==> flow/design.v <==
`timescale 1ns / 1ps
module fifo_sync_msb(
    input clk,   
    input rst,
    input wr_en,
    input rd_en,
    input [DATA_WIDTH-1:0] wr_data,   
    output reg [DATA_WIDTH-1:0]rd_data,  
    output full,
    output empty
    );
    parameter DATA_WIDTH=8;     
    parameter ADDR_WIDTH=3;     
    parameter DEPTH=1<<ADDR_WIDTH;   
    reg [DATA_WIDTH-1:0] mem[0:DEPTH-1];   
    reg [ADDR_WIDTH:0] wr_ptr,rd_ptr; 
    always@(posedge clk) begin
        if(rst)
            wr_ptr<=0;
        else if(wr_en && !full) begin
            mem[wr_ptr[ADDR_WIDTH-1:0]]<=wr_data;
            wr_ptr<=wr_ptr+1;
        end
    end
    always@(posedge clk) begin
        if(rst) begin
           rd_data<=0;
            rd_ptr<=0;
        end
        else if(rd_en && !empty) begin
           rd_data<=mem[rd_ptr[ADDR_WIDTH-1:0]];
            rd_ptr<=rd_ptr+1;
        end
    end
    assign full=((wr_ptr[ADDR_WIDTH]!=rd_ptr[ADDR_WIDTH]) && (wr_ptr[ADDR_WIDTH-1:0]==rd_ptr[ADDR_WIDTH-1:0]));
    assign empty=(wr_ptr==rd_ptr);
endmodule
Tool chain data of fifo_sync_msb --
What the tools print for fifo_sync_msb, step after step. Line numbers count from 1 in the design file above. The mark n/a stands for no value.
Design: top module fifo_sync_msb, clock clk, standard-cell library sky130hd, corner tt_025C_1v80

After elaboration --
Counts by Yosys on the flattened word-level netlist (proc, flatten, opt, wreduce; memories kept). Register bits leave out memories and registers merged into their read ports (data or address); mux counts leave out enables and synchronous resets folded into registers. Print and check cells are left out. Cells with the same type and inputs are merged into one. Memory sizes are those after Yosys's memory passes, which may raise the word count (mostly to a power of two), join words into wider ones and drop unused or constant bits.
Operators by class: $add $sub $neg 2, equality and inequality tests 3, multiplexer cells 6, reduce/logical cells 5
Operators with widths (number):
- 2-to-1 mux 8 bit | 2
- adder 4 x 1 -> 4 bit with constant B | 2
- 2-to-1 mux 3 bit | 2
- == test 4 bit | 1
- logical AND 1 bit | 3
- == test 3 bit | 1
- logical NOT 1 bit | 2
- 2-to-1 mux 1 bit | 2
- inequality test 1 bit | 1
Word-level totals: flip-flop bits (word level) 8, bits in writable memories 64, word width x clocked read ports 8, memory cells 1, output and inout bits 10, elaborated cells 19
Memory list:
- mem | depth 8, bits a word 8, read ports 1, write ports 1, RTL line 15 | reg [DATA_WIDTH-1:0] mem[0:DEPTH-1];

Longest topological paths --
Yosys ltp: most cells in a row. Word level: on the elaborated netlist, between registers, memories and ports. Mapped: between sequential cells and ports; inverters and the memories' decode and read muxes count.
Logic depth: word-level depth 6, ABC_AREA 0, gate-level depth with buffers 6, depth with buffers taken out 4

After synthesis --
Source: synth_stat.txt of the flow (Yosys; design flattened, memories mapped). It holds for the ABC_AREA given above (unset counts as 0); a run with the other value may have another netlist.
Synthesis totals: cells in the netlist 180, synthesis area 3251.9 um^2, flip-flops 80
Cell types:
- sky130_fd_sc_hd__edfxtp_1 | number 64, area in all 1.92E+03 um^2
- sky130_fd_sc_hd__mux4_2 | number 16, area in all 360.346 um^2
- sky130_fd_sc_hd__dfxtp_1 | number 16, area in all 320.307 um^2
- sky130_fd_sc_hd__mux2i_1 | number 11, area in all 110.106 um^2
- sky130_fd_sc_hd__a211oi_2 | number 8, area in all 100.096 um^2
- sky130_fd_sc_hd__nor2_1 | number 17, area in all 63.811 um^2
- sky130_fd_sc_hd__buf_6 | number 4, area in all 45.043 um^2
- sky130_fd_sc_hd__xor2_2 | number 2, area in all 32.531 um^2
- sky130_fd_sc_hd__ha_1 | number 2, area in all 25.024 um^2
- sky130_fd_sc_hd__buf_4 | number 3, area in all 22.522 um^2
- sky130_fd_sc_hd__or2_2 | number 3, area in all 18.768 um^2
- sky130_fd_sc_hd__nor4b_1 | number 2, area in all 17.517 um^2
- sky130_fd_sc_hd__xnor2_1 | number 2, area in all 17.517 um^2
- sky130_fd_sc_hd__xor2_1 | number 2, area in all 17.517 um^2
- sky130_fd_sc_hd__o41ai_2 | number 1, area in all 16.266 um^2
- sky130_fd_sc_hd__nand2b_1 | number 2, area in all 12.512 um^2
- sky130_fd_sc_hd__nor4_1 | number 2, area in all 12.512 um^2
- sky130_fd_sc_hd__or3_1 | number 2, area in all 12.512 um^2
Other cell types: 16; their cells: 21.

Timing after synthesis --
OpenSTA on the mapped netlist: ideal clock, no wires. The path of least setup slack (recovery checks aside). Input and output delay are each 20% of the period. Register names are those of the netlist, which keeps one name where synthesis merged equal registers.
Timing path post-synthesis: path kind input -> register, start input port rst, end memory mem[2][0], clock period 2610 ps, input delay 522 ps, data arrival time 2002 ps, slack 210 ps, delay of the path 1878 ps, driving pins on the path 3, buffers on the path 1, synthesis period reached 2400 ps
"delay of the path" = arrival - input delay + setup time. "driving pins on the path": output pins that drive a net of the path, with the launching flip-flop's if there is one; two outputs of one cell count as two. "synthesis period reached" = period - worst setup slack (recovery checks aside). The figure is calculated, with input and output delays left at 20% of the set period. Between the ends stands the longest chain of elaborated cells between them, by number of cells; it is not shown to be the way that was timed. Of several equally long chains one is given. A line is the first line of the expression or statement that the cell stems from. Yosys adds cells for indexed reads and writes and turns some case tables into memories. Only ways into the end's enable, where the timed path ends, are counted here.
On the way, post-synthesis: path through sky130_fd_sc_hd__buf_1 > sky130_fd_sc_hd__or2_2 > sky130_fd_sc_hd__nor4b_1, cells in the longest elaborated chain 1
Ends and longest elaborated chain, post-synthesis:
- from (decl) | RTL line 4 | input rst,
- 2-to-1 mux 3 bit | RTL line 18 | if(rst)
- to (decl) | RTL line 15 | reg [DATA_WIDTH-1:0] mem[0:DEPTH-1];

Timing after layout --
From the final timing report of stored run 1: the path of least setup slack in the routed layout; clock arrival at registers is part of the times. The report prints the path's times to 10 ps; the period is as set.
Timing path post-layout: path kind register -> output, start register rd_ptr[1], end output port empty, clock period 4300 ps, external output delay 860 ps, data arrival time 2200 ps, slack 1240 ps, driving pins on the path 6, buffers on the path 2
Between the ends stands the longest chain of elaborated cells between them, by number of cells; it is not shown to be the way that was timed. Of several equally long chains one is given.
On the way, post-layout: path through sky130_fd_sc_hd__dfxtp_1 > sky130_fd_sc_hd__buf_4 > sky130_fd_sc_hd__xor2_2 > sky130_fd_sc_hd__or2_2 > sky130_fd_sc_hd__nor3_1 > sky130_fd_sc_hd__clkdlybuf4s50_1, cells in the longest elaborated chain 1
Ends and longest elaborated chain, post-layout:
- from (decl) | RTL line 16 | reg [ADDR_WIDTH:0] wr_ptr,rd_ptr;
- from (assign) | RTL line 28 | rd_ptr<=0;
- from (assign) | RTL line 32 | rd_ptr<=rd_ptr+1;
- == test 4 bit | RTL line 36 | assign empty=(wr_ptr==rd_ptr);
- to (decl) | RTL line 10 | output empty

Below are 2 stored runs of the flow (Yosys, OpenROAD; platform sky130hd) on fifo_sync_msb, each with its settings and what was measured, unordered. Constraints: input delay and output delay 20% of the set period each, output load 0.01 pF.
"period reached" = clock period - worst setup slack. The figure is calculated, with input and output delays left at 20% of the set period.
"critical setup path time" = time allowed to the worst setup path (clock period - input delay - output delay, where it has them) - its slack; a late launch clock adds to it, a late capture clock takes from it.
"total power of the final layout" rests on the timing tool's default activity at the inputs, not on a simulated workload.
"critical setup path time" is known to 10 ps.

[stored run 1] flow files
==> flow/run.sh <==
#!/bin/bash
# the make line also repeats the synthesis and layout settings of config.mk as NAME=value (left out here)
make -C /OpenROAD-flow-scripts/flow DESIGN_CONFIG=/design/flow/config.mk WORK_HOME=/design/flow/orfs CLKGATE_MAP_FILE= finish
==> flow/config.mk <==
export PLATFORM = sky130hd
export DESIGN_NAME = fifo_sync_msb
export DESIGN_NICKNAME = fifo_sync_msb
export VERILOG_FILES = /design/flow/design.v
export SDC_FILE = /design/flow/constraint.sdc
export NUM_CORES = 4
export LEC_CHECK = 0
export CAP_MARGIN = 20
export CORE_MARGIN = 2
export CORE_UTILIZATION = 40
export HOLD_SLACK_MARGIN = 0.12
export PLACE_DENSITY_LB_ADDON = 0.2
export SLEW_MARGIN = 20
export TNS_END_PERCENT = 85
==> flow/constraint.sdc <==
create_clock -name core_clock -period 4.3 [get_ports {clk}]
set_input_delay 0.8600 -clock core_clock [delete_from_list [all_inputs] [get_ports {clk}]]
set_output_delay 0.8600 -clock core_clock [all_outputs]
set_load 0.01 [all_outputs]

[stored run 1] result: netlist area reported by Yosys 3251.9 um^2; overall die area 8867.0 um^2; std-cell area (final layout) 3787.4 um^2; post-layout utilization 48.5 %; worst slack on setup checks 1241 ps; setup total negative slack 0 ps; worst hold slack after layout 537 ps; total power of the final layout 1718 uW; period reached 3059 ps; critical setup path time 2200 ps; critical path type register -> output

[stored run 2] flow files
==> flow/run.sh <==
#!/bin/bash
# the make line also repeats the synthesis and layout settings of config.mk as NAME=value (left out here)
make -C /OpenROAD-flow-scripts/flow DESIGN_CONFIG=/design/flow/config.mk WORK_HOME=/design/flow/orfs CLKGATE_MAP_FILE= finish
==> flow/config.mk <==
export PLATFORM = sky130hd
export DESIGN_NAME = fifo_sync_msb
export DESIGN_NICKNAME = fifo_sync_msb
export VERILOG_FILES = /design/flow/design.v
export SDC_FILE = /design/flow/constraint.sdc
export NUM_CORES = 4
export LEC_CHECK = 0
export CAP_MARGIN = 35
export CORE_MARGIN = 2
export CORE_UTILIZATION = 58
export CTS_CLUSTER_DIAMETER = 332
export CTS_CLUSTER_SIZE = 27
export GPL_TIMING_DRIVEN = 0
export PLACE_DENSITY = 0.47
export SETUP_SLACK_MARGIN = 0.37
export SLEW_MARGIN = 20
==> flow/constraint.sdc <==
create_clock -name core_clock -period 1.62 [get_ports {clk}]
set_input_delay 0.3240 -clock core_clock [delete_from_list [all_inputs] [get_ports {clk}]]
set_output_delay 0.3240 -clock core_clock [all_outputs]
set_load 0.01 [all_outputs]

[stored run 2] result: netlist area reported by Yosys 3251.9 um^2; overall die area 6221.3 um^2; std-cell area (final layout) 4464.3 um^2; post-layout utilization 81.6 %; worst slack on setup checks -280 ps; setup total negative slack -14869 ps; worst hold slack after layout 405 ps; total power of the final layout 4844 uW; period reached 1900 ps; critical setup path time 1900 ps; critical path type register -> register
